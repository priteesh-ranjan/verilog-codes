==> flow/design.v <==
`timescale 1ns / 1ps
module fifo_nit( 
    input  Clk,        
    input  RD,         
    input  WR,         
    input  EN,         
    input  [31:0] dataIn,    
    output reg [31:0] dataOut,   
    input  Rst,        
    output EMPTY,      
    output FULL        
);
reg [2:0] Count = 0;             
reg [31:0] FIFO [0:7];           
reg [2:0] readCounter = 0;       
reg [2:0] writeCounter = 0;      
assign EMPTY = (Count == 0) ? 1'b1 : 1'b0;
assign FULL = (Count == 8) ? 1'b1 : 1'b0;
always @ (posedge Clk) begin
    if (EN == 1'b0);   
    else begin
        if (Rst) begin
            readCounter <= 0;
            writeCounter <= 0;
            Count <= 0;
        end
        else begin
            if (RD == 1'b1 && Count != 0) begin
                dataOut <= FIFO[readCounter];
                readCounter <= readCounter + 1;
                Count <= Count - 1;
            end
            else if (WR == 1'b1 && Count < 8) begin
                FIFO[writeCounter] <= dataIn;
                writeCounter <= writeCounter + 1;
                Count <= Count + 1;
            end
        end
    end
    if (writeCounter == 8)
        writeCounter <= 0;
    else if (readCounter == 8)
        readCounter <= 0;
end
endmodule
Tool chain data of fifo_nit
The steps from the RTL of fifo_nit to its reports follow in flow order. Line numbers count from 1 in the design file above. Cell names lack the library's common part. A cell with - has no value.

Design top: fifo_nit. Clock port: Clk. Cell library: sky130hd. Library corner: tt_025C_1v80.

Word level
Source: Yosys, flattened and elaborated, memories not mapped. Widths are those after wreduce. Registers that Yosys merges into a memory's read port (data or address) are not register bits. Print and check cells do not count. Equal cells are merged and count once. Yosys's memory passes give these memory sizes; they may raise the number of words (mostly to a power of two), join words into wider ones and drop unused or constant bits.

For add/sub/neg operators the number is 4. Magnitude comparators: 1. For eq/ne operators the number is 1. The figure for muxes and demuxes is 18. The figure for bitwise gates (word level) is 1. Under reductions and logical operators stands 11.

Operators with widths (number): 2-to-1 mux 32 bit (4); 2-to-1 mux 3 bit (9); adder 3 x 1 -> 3 bit with constant B (3); AND reduction 3 bit (2); nonzero test 3 bit (2); 2-to-1 mux 1 bit (5); AND reduction 2 bit (2); nonzero test 2 bit (2); less-than comparator 3 x 4 -> 1 bit with constant B (1); subtractor 3 x 1 -> 3 bit with constant B (1); zero test 3 bit (1); logical AND 1 bit (2); != test 2 bit with constant B (1); inverter 1 bit (1).

The figure for register bits is 9. The figure for RAM bits is 256. Under clocked read ports x word width stands 32. The figure for memories kept is 1. Under output and inout bits stands 34. For word-level cells the number is 40.

Memories: FIFO (depth 8, bits a word 32, rd ports 1, wr ports 1, line 14) `reg [31:0] FIFO [0:7];`.

Depth
Depth = most cells in a row (Yosys ltp): at word level without a register or memory, in the mapped netlist without a sequential cell, where the memories' decode and read muxes count.

For word-level depth the number is 6. The entry for ABC_AREA reads 0. Mapped depth: 6. The entry for gate-level depth less buffers reads 6.

Synthesis result
Yosys stat after the flow's synthesis: flattened, memories mapped to cells. It holds for the ABC_AREA given above (unset counts as 0); a run with the other value may have another netlist.

Cells by type: edfxtp_1 (number 297, total area 8.92E+03 um2); mux4_2 (number 59, total area 1.33E+03 um2); mux2_2 (number 20, total area 225.216 um2); mux2_4 (number 13, total area 195.187 um2); mux4_1 (number 5, total area 131.376 um2); buf_12 (number 5, total area 100.096 um2); buf_2 (number 7, total area 35.034 um2); nor2_1 (number 8, total area 30.029 um2); ha_1 (number 2, total area 25.024 um2); nor2b_1 (number 4, total area 25.024 um2); clkbuf_1 (number 6, total area 22.522 um2); nor3b_1 (number 3, total area 22.522 um2); fa_1 (number 1, total area 20.019 um2); nor3_1 (number 4, total area 20.019 um2); nor4b_1 (number 2, total area 17.517 um2); xnor2_1 (number 2, total area 17.517 um2); nand2_1 (number 4, total area 15.014 um2); buf_6 (number 1, total area 11.261 um2).

Not listed: further types 12, cells in them 14.

The entry for cells in the netlist reads 457. The entry for cell area after synthesis reads 11249.5 um2. The entry for sequential area reads 8918.6 um2. The entry for flip-flops reads 297.

Worst setup path after synthesis
Path of least setup slack by OpenSTA after synthesis, without wires, with an ideal clock, recovery checks aside; 20% of the period is set as input and as output delay. Where synthesis merged equal registers, the netlist keeps one of their names.

Path kind: input port to flip-flop. Start: input port RD. End: memory FIFO[0][0]. For period the number is 6.21 ns. The entry for input delay reads 1.242 ns. The entry for setup time reads 0.513 ns. The entry for time at the first pin reads 1.242 ns. Under arrival stands 5.022 ns. The figure for data required time is 5.697 ns. The entry for slack reads 0.675 ns. Path delay: 4.293 ns. Under stages on the path stands 4. The entry for buffers on the path reads 0. Under synthesis period reached stands 5.535 ns.

"path delay" is the arrival time less input delay plus setup time. "stages on the path": output pins that drive a net of the path, with the launching flip-flop's if there is one; two outputs of one cell count as two. "synthesis period reached" is the clock period less the worst setup slack; recovery checks do not enter. This is arithmetic on one report: input and output delays are still those of the set period (20% each). The rows between start and end are the longest chain of elaborated cells between them; the timing report does not say that the signal goes this way. Where chains are equally long, one stands for them. Each line given opens the expression or statement behind the cell; cells for indexed reads and writes are added by Yosys, which also makes memories of some case tables. The path ends at the enable pin of a flip-flop; only ways to that pin are counted.

Cell sequence: nor2b_1 -> inv_2 -> nand3_2 -> nor4b_1. For length of the longest elaborated chain the number is 4.

Ends and longest elaborated chain, after synthesis: start: declaration (line 4) `input  RD,`; logical AND 1 bit (line 28) `if (RD == 1'b1 && Count != 0) begin`; 2-to-1 mux 3 bit (line 28); 2-to-1 mux 3 bit (line 22) `if (Rst) begin`; 2-to-1 mux 3 bit (line 20) `if (EN == 1'b0);`; end: declaration (line 14) `reg [31:0] FIFO [0:7];`.

Timing after layout
Path of least setup slack in the final report of run A (OpenROAD, finished layout, wires in). Where an end is a register, its clock arrival counts in the times.

Path kind: input port to flip-flop. Start: input port RD. End: memory FIFO[3][14]. For period the number is 6.03 ns. The entry for input delay reads 1.21 ns. The entry for setup time reads 0.34 ns. The entry for time at the first pin reads 1.21 ns. Under arrival stands 3.52 ns. The figure for data required time is 6.20 ns. The entry for slack reads 2.68 ns. Under stages on the path stands 6. The entry for buffers on the path reads 2.

The rows between start and end are the longest chain of elaborated cells between them; the timing report does not say that the signal goes this way. Where chains are equally long, one stands for them. The path ends at the enable pin of a flip-flop; only ways to that pin are counted.

Cell sequence: clkdlybuf4s50_1 -> nor2b_1 -> inv_2 -> nand3_2 -> nor3_2 -> buf_4. For length of the longest elaborated chain the number is 4.

Ends and longest elaborated chain, post-layout: start: declaration (line 4) `input  RD,`; logical AND 1 bit (line 28) `if (RD == 1'b1 && Count != 0) begin`; 2-to-1 mux 3 bit (line 28); 2-to-1 mux 3 bit (line 22) `if (Rst) begin`; 2-to-1 mux 3 bit (line 20) `if (EN == 1'b0);`; end: declaration (line 14) `reg [31:0] FIFO [0:7];`.

Below are 2 stored runs of the flow (Yosys, OpenROAD; platform sky130hd) on fifo_nit, each with its settings and what was measured, unordered. Constraints: input delay and output delay 20% of the set period each, output load 0.01 pF. "reached clock period" means the clock period less the worst setup slack. The figure is calculated, with input and output delays left at 20% of the set period. "time on the worst setup path" is the time allowed to the run's worst setup path (the clock period less input and output delay, where it has them) less its slack. Clock arrival times count: a late capture clock shortens it, a late launch clock lengthens it. By "total design power" is meant OpenSTA's value without simulated activity: inputs other than the clock are taken to toggle once in ten clock periods, and the tool carries that through the logic.

Run A has these settings: period_ns 6.03; CORE_UTILIZATION 70; CAP_MARGIN 20; CORE_MARGIN 2; SLEW_MARGIN 20. The post-route utilization reads 83.3 %. The netlist area reported by Yosys is 11249.5 um2. The standard-cell area after routing stands at 13141.4 um2. For the reached clock period the run shows 3.346 ns. The measured total design power is 0.00426 W. The time on the worst setup path stands at 2.14 ns. Kind of the worst setup path: input port to flip-flop. The smallest setup slack is 2.684 ns. For the worst hold slack the run shows 0.662 ns. The measured die area is 17100.8 um2. The total negative slack on setup checks stands at 0.000 ns.

Run B has these settings: period_ns 4.21; CORE_UTILIZATION 48; PLACE_DENSITY 0.54; CELL_PAD_IN_SITES_GLOBAL_PLACEMENT 2; CELL_PAD_IN_SITES_DETAIL_PLACEMENT 2; ABC_AREA 1; GPL_TIMING_DRIVEN 0; GPL_ROUTABILITY_DRIVEN 1; CTS_CLUSTER_SIZE 65; CTS_CLUSTER_DIAMETER 221; CAP_MARGIN 40; MIN_ROUTING_LAYER met1; CORE_MARGIN 2; SLEW_MARGIN 20. The total negative slack on setup checks stands at 0.000 ns. For the worst hold slack the run shows 0.604 ns. The time on the worst setup path stands at 2.15 ns. Kind of the worst setup path: input port to flip-flop. The measured total design power is 0.005231 W. The measured die area is 27269.6 um2. The post-route utilization reads 56.0 %. The standard-cell area after routing stands at 14178.6 um2. The netlist area reported by Yosys is 12463.2 um2. For the reached clock period the run shows 2.994 ns. The smallest setup slack is 1.216 ns.
